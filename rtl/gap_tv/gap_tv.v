==> flow/design.v <==
module gap_tv(
	clk,
	rst_n,
	f_num,
	ren,
	raddr,
	din,
	wen,
	waddr,
	dout
);
	input clk, rst_n;
	input [6:0] f_num;
	input [16*16-1:0] din;
	output ren, wen;
	output [7:0] raddr, waddr;
	output [16*16-1:0] dout;
	wire dx_diff_rst_n, out_valid;
	dx_diff_addr_counter dx_c1(
		.clk(clk),
		.rst_n(rst_n),
		.en(1),
		.dx_diff_rst_n(dx_diff_rst_n),
		.addr(raddr)
	);
	dx_diff dx1(
		.clk(clk),
		.rst_n(rst_n),
		.dx_diff_rst_n(dx_diff_rst_n),
		.in(din),
		.out(dout),
		.all_out_valid(out_valid)
	);
	dx_diff_addr_counter dx_c2(
		.clk(clk),
		.rst_n(rst_n),
		.en(out_valid),
		.dx_diff_rst_n(),
		.addr(waddr)
	);
	assign ren = 1;
	assign wen = out_valid;
endmodule
module dx_diff_addr_counter(
	clk,
	rst_n,
	en,
	dx_diff_rst_n,
	addr
);
	input clk, rst_n, en;
	output reg dx_diff_rst_n;
	output [7:0] addr;
	reg [7:0] dx_diff_addr_row, dx_diff_addr_col;
	always @(posedge clk, negedge rst_n)
		begin
			dx_diff_rst_n <= 1;
			if (rst_n == 0)
				begin
					dx_diff_rst_n <= 0;
					dx_diff_addr_row <= 0;
					dx_diff_addr_col <= 4 - 1;
				end
			else if (en)
				begin
					if (dx_diff_addr_col == 0 && dx_diff_addr_row == (48 - 1))
						begin
							dx_diff_addr_row <= 0;
							dx_diff_addr_col <= 4 - 1;
						end
					else if (dx_diff_addr_col == 0)
						begin
							dx_diff_addr_row <= dx_diff_addr_row + 1;
							dx_diff_addr_col <= 4 - 1;
						end
					else
						begin
							if (dx_diff_addr_col == 4 - 1)
								begin
									dx_diff_rst_n <= 0;
								end
							dx_diff_addr_col <= dx_diff_addr_col - 1;
						end
				end
		end
	assign addr = (dx_diff_addr_row * 4) + dx_diff_addr_col;
endmodule
module dx_diff(
	clk,
	rst_n,
	dx_diff_rst_n,
	in,
	out,
	all_out_valid
);
	input clk, rst_n, dx_diff_rst_n;
	input [16*16-1:0] in;
	output reg [16*16-1:0] out;
	output all_out_valid;
	reg [15:0] prev;
	reg [15:0] in_array [0:16-1];
	wire [15:0] out_array [0:16-1];
	wire [15:0] out_valid;
	wire [15:0] faults [0:2];
	wire [15:0] prev_in;
	wire [15:0] prev_in_test;
	assign all_out_valid = &out_valid;
	integer i;
	always @(*)
		begin
			for (i = 0; i <= (16 - 1); i = i + 1)
				begin
					in_array[i] = in[i*16 +: 16];
					out[i*16 +: 16] = out_array[i];
				end
		end
	genvar j;
	generate
		for (j = 0; j < 16 - 1; j = j + 1)
			fp16_subtract u_subtract(
				.aclk(clk),
				.aresetn(rst_n),
				.s_axis_a_tvalid(1),
				.s_axis_a_tdata(in_array[j+1]),
				.s_axis_b_tvalid(1),
				.s_axis_b_tdata(in_array[j]),
				.m_axis_result_tvalid(out_valid[j]),
				.m_axis_result_tdata(out_array[j]),
				.m_axis_result_tuser(faults[j])
			);
	endgenerate
	fp16_subtract u_subtract_last(
		.aclk(clk),
		.aresetn(rst_n),
		.s_axis_a_tvalid(1),
		.s_axis_a_tdata(prev_in),
		.s_axis_b_tvalid(1),
		.s_axis_b_tdata(in_array[16-1]),
		.m_axis_result_tvalid(out_valid[16-1]),
		.m_axis_result_tdata(out_array[16-1]),
		.m_axis_result_tuser(faults[16-1])
	);
	always @(posedge clk, negedge rst_n)
		begin
			if (rst_n == 0)
				prev <= 16'b0;
			else
				prev <= in_array[0];
		end
	assign prev_in_test = dx_diff_rst_n ? 16'b0 : in_array[16-1];
	assign prev_in = dx_diff_rst_n ? prev : in_array[16-1];
endmodule
# Tool chain data of dx_diff_addr_counter
# The steps from the RTL of dx_diff_addr_counter to its reports follow in flow order.
# Line numbers count from 1 in the design file above.
# A cell with n/a has no value.
[inputs] top_module="dx_diff_addr_counter" clock="clk" lib="sky130hd" pvt_corner="tt_025C_1v80"

# Word level
# Yosys after proc, flatten, opt, wreduce and memory -nomap, before mapping. Memory bits, and registers merged into a memory's read port (data or address), are not among the register bits. Print and check cells are not counted. Equal cells are merged and count once.
[op_classes] addsub=3 equal=2 muxes=8 n_reduce_logical=4
[ops] operator="8-bit two-way mux" n=4
[ops] operator="8-bit by 1-bit adder with 8-bit output with constant B" n=1
[ops] operator="8-bit by 1-bit subtractor with 8-bit output with constant B" n=1
[ops] operator="8-bit by 2-bit == test with 1-bit output with constant B" n=1
[ops] operator="8-bit by 6-bit == test with 1-bit output with constant B" n=1
[ops] operator="8-bit adder" n=1
[ops] operator="8-bit zero test" n=1
[ops] operator="1-bit two-way mux" n=4
[ops] operator="2-bit AND reduction" n=1
[ops] operator="2-bit nonzero test" n=1
[ops] operator="1-bit logical AND" n=1
[bits] regBits=17 input_bits=3 out_inout_bits=9 wordCells=20

# Longest topological paths
# Yosys ltp: most cells in a row. Word level: on the elaborated netlist, between registers, memories and ports. Mapped: between sequential cells and ports; inverters and the memories' decode and read muxes count.
[logic_depth] ltp_word=5 abc_area=0 ltp_mapped=7

# After synthesis
# Yosys stat after the flow's synthesis: flattened, memories mapped to cells. It holds for the ABC_AREA given above (unset counts as 0); a run with the other value may have another netlist.
[by_type] cell_type="sky130_fd_sc_hd__dfrtp_1" n=15
[by_type] cell_type="sky130_fd_sc_hd__ha_1" n=9
[by_type] cell_type="sky130_fd_sc_hd__xnor2_1" n=9
[by_type] cell_type="sky130_fd_sc_hd__dfstp_2" n=2
[by_type] cell_type="sky130_fd_sc_hd__a21oi_1" n=6
[by_type] cell_type="sky130_fd_sc_hd__inv_1" n=8
[by_type] cell_type="sky130_fd_sc_hd__nor2_1" n=7
[by_type] cell_type="sky130_fd_sc_hd__o21ai_0" n=5
[by_type] cell_type="sky130_fd_sc_hd__a21o_1" n=3
[by_type] cell_type="sky130_fd_sc_hd__mux2_2" n=2
[by_type] cell_type="sky130_fd_sc_hd__fa_1" n=1
[by_type] cell_type="sky130_fd_sc_hd__mux2i_1" n=2
[by_type] cell_type="sky130_fd_sc_hd__nand2_1" n=5
[by_type] cell_type="sky130_fd_sc_hd__xor2_1" n=2
[by_type] cell_type="sky130_fd_sc_hd__buf_4" n=2
[by_type] cell_type="sky130_fd_sc_hd__nand3_1" n=3
[by_type] cell_type="sky130_fd_sc_hd__nor3_1" n=3
[by_type] cell_type="sky130_fd_sc_hd__nor3b_1" n=2
# Other cell types: 21; their cells: 24.
[mapped] stdcells=110 area_um2=1102.3 ffs=17

# Timing after synthesis
# OpenSTA on the mapped netlist: ideal clock, no wires. The path of least setup slack (recovery checks aside). Input and output delay are each 20% of the period. Register names are those of the netlist, which keeps one name where synthesis merged equal registers.
[synth_path] path_type="register -> register" from="register dx_diff_addr_col[3]" to="register dx_diff_addr_row[4]" clock_period_ns=2.31 setup_ns=0.127 t_first_pin_ns=0.000 arrival_ns=1.940 required_ns=2.183 slack_ns=0.243 delay_ns=2.067 path_stages=7 n_path_buf=2 period_less_setup_slack_ns=2.067
# "delay_ns" = arrival - input delay + setup time.
# "path_stages": output pins that drive a net of the path, with the launching flip-flop's if there is one; two outputs of one cell count as two.
# "period_less_setup_slack_ns" is the clock period less the worst setup slack; recovery checks do not enter. This is arithmetic on one report: input and output delays are still those of the set period (20% each).
# Between the ends stands the longest chain of elaborated cells between them, by number of cells; it is not shown to be the way that was timed. Of several equally long chains one is given.
# A line is the first line of the expression or statement that the cell stems from. Yosys adds cells for indexed reads and writes and turns some case tables into memories.
# A register here has more assigning lines than the two given.
[synth_between] path_cell_list="sky130_fd_sc_hd__dfrtp_1 -> sky130_fd_sc_hd__or4_1 -> sky130_fd_sc_hd__buf_2 -> sky130_fd_sc_hd__or3_1 -> sky130_fd_sc_hd__buf_6 -> sky130_fd_sc_hd__nor2_4 -> sky130_fd_sc_hd__mux2_1" elab_chain_len=4
[synth_lines] item="start, declared" line=54 source="reg [7:0] dx_diff_addr_row, dx_diff_addr_col;"
[synth_lines] item="start, assigned" line=62 source="dx_diff_addr_col <= 4 - 1;"
[synth_lines] item="start, assigned" line=69 source="dx_diff_addr_col <= 4 - 1;"
[synth_lines] item="8-bit zero test" line=66 source="if (dx_diff_addr_col == 0 && dx_diff_addr_row == (48 - 1))"
[synth_lines] item="1-bit logical AND" line=66
[synth_lines] item="2-bit nonzero test"
[synth_lines] item="2-bit AND reduction"
[synth_lines] item="end, assigned" line=68 source="dx_diff_addr_row <= 0;"
[synth_lines] item="end, assigned" line=73 source="dx_diff_addr_row <= dx_diff_addr_row + 1;"
[synth_lines] item="end, declared" line=54

# Timing after layout
# Path of least setup slack in the final report of record 1 (OpenROAD, finished layout, wires in). Where an end is a register, its clock arrival counts in the times.
[layout_path] path_type="register -> output" from="register dx_diff_addr_col[3]" to="output port addr[7]" clock_period_ns=2.05 t_first_pin_ns=0.25 arrival_ns=1.71 required_ns=1.64 slack_ns=-0.07 path_stages=7 n_path_buf=1
# Between the ends stands the longest chain of elaborated cells between them, by number of cells; it is not shown to be the way that was timed. Of several equally long chains one is given.
# A register here has more assigning lines than the two given.
[layout_between] path_cell_list="sky130_fd_sc_hd__dfrtp_1 -> sky130_fd_sc_hd__ha_1 -> sky130_fd_sc_hd__a211oi_2 -> sky130_fd_sc_hd__o21bai_1 -> sky130_fd_sc_hd__a21oi_1 -> sky130_fd_sc_hd__xnor2_1 -> sky130_fd_sc_hd__buf_2" elab_chain_len=1
[layout_lines] item="start, declared" line=54 source="reg [7:0] dx_diff_addr_row, dx_diff_addr_col;"
[layout_lines] item="start, assigned" line=62 source="dx_diff_addr_col <= 4 - 1;"
[layout_lines] item="start, assigned" line=69 source="dx_diff_addr_col <= 4 - 1;"
[layout_lines] item="8-bit adder" line=86 source="assign addr = (dx_diff_addr_row * 4) + dx_diff_addr_col;"
[layout_lines] item="end, declared" line=53 source="output [7:0] addr;"

# Stored flow runs of dx_diff_addr_counter (2 of them; Yosys, OpenROAD, sky130hd). They differ in their settings and are not a sequence. Constraints: input delay and output delay 20% of the set period each, output load 0.01 pF.
# "power_uw" is the tool's figure for a default switching activity; nothing was simulated.
run="record 1" settings period_ns=2.05 CORE_UTILIZATION=42 PLACE_DENSITY_LB_ADDON=0.06 CORE_ASPECT_RATIO=1.96 CELL_PAD_IN_SITES_GLOBAL_PLACEMENT=1 TNS_END_PERCENT=20 CTS_CLUSTER_SIZE=30 CAP_MARGIN=20 CORE_MARGIN=2 SLEW_MARGIN=20
run="record 1" results setupTns_ns=-0.140 power_uw=2027 die_area_um2=3073.8 post_synth_area_um2=1102.3 final_util_pct=59.1 fin_ws_ns=-0.072
run="record 2" settings period_ns=2.62 CAP_MARGIN=20 CORE_MARGIN=2 CORE_UTILIZATION=40 SLEW_MARGIN=20
run="record 2" results setupTns_ns=0.000 power_uw=1364 die_area_um2=3191.7 post_synth_area_um2=1102.3 final_util_pct=48.3 fin_ws_ns=0.117
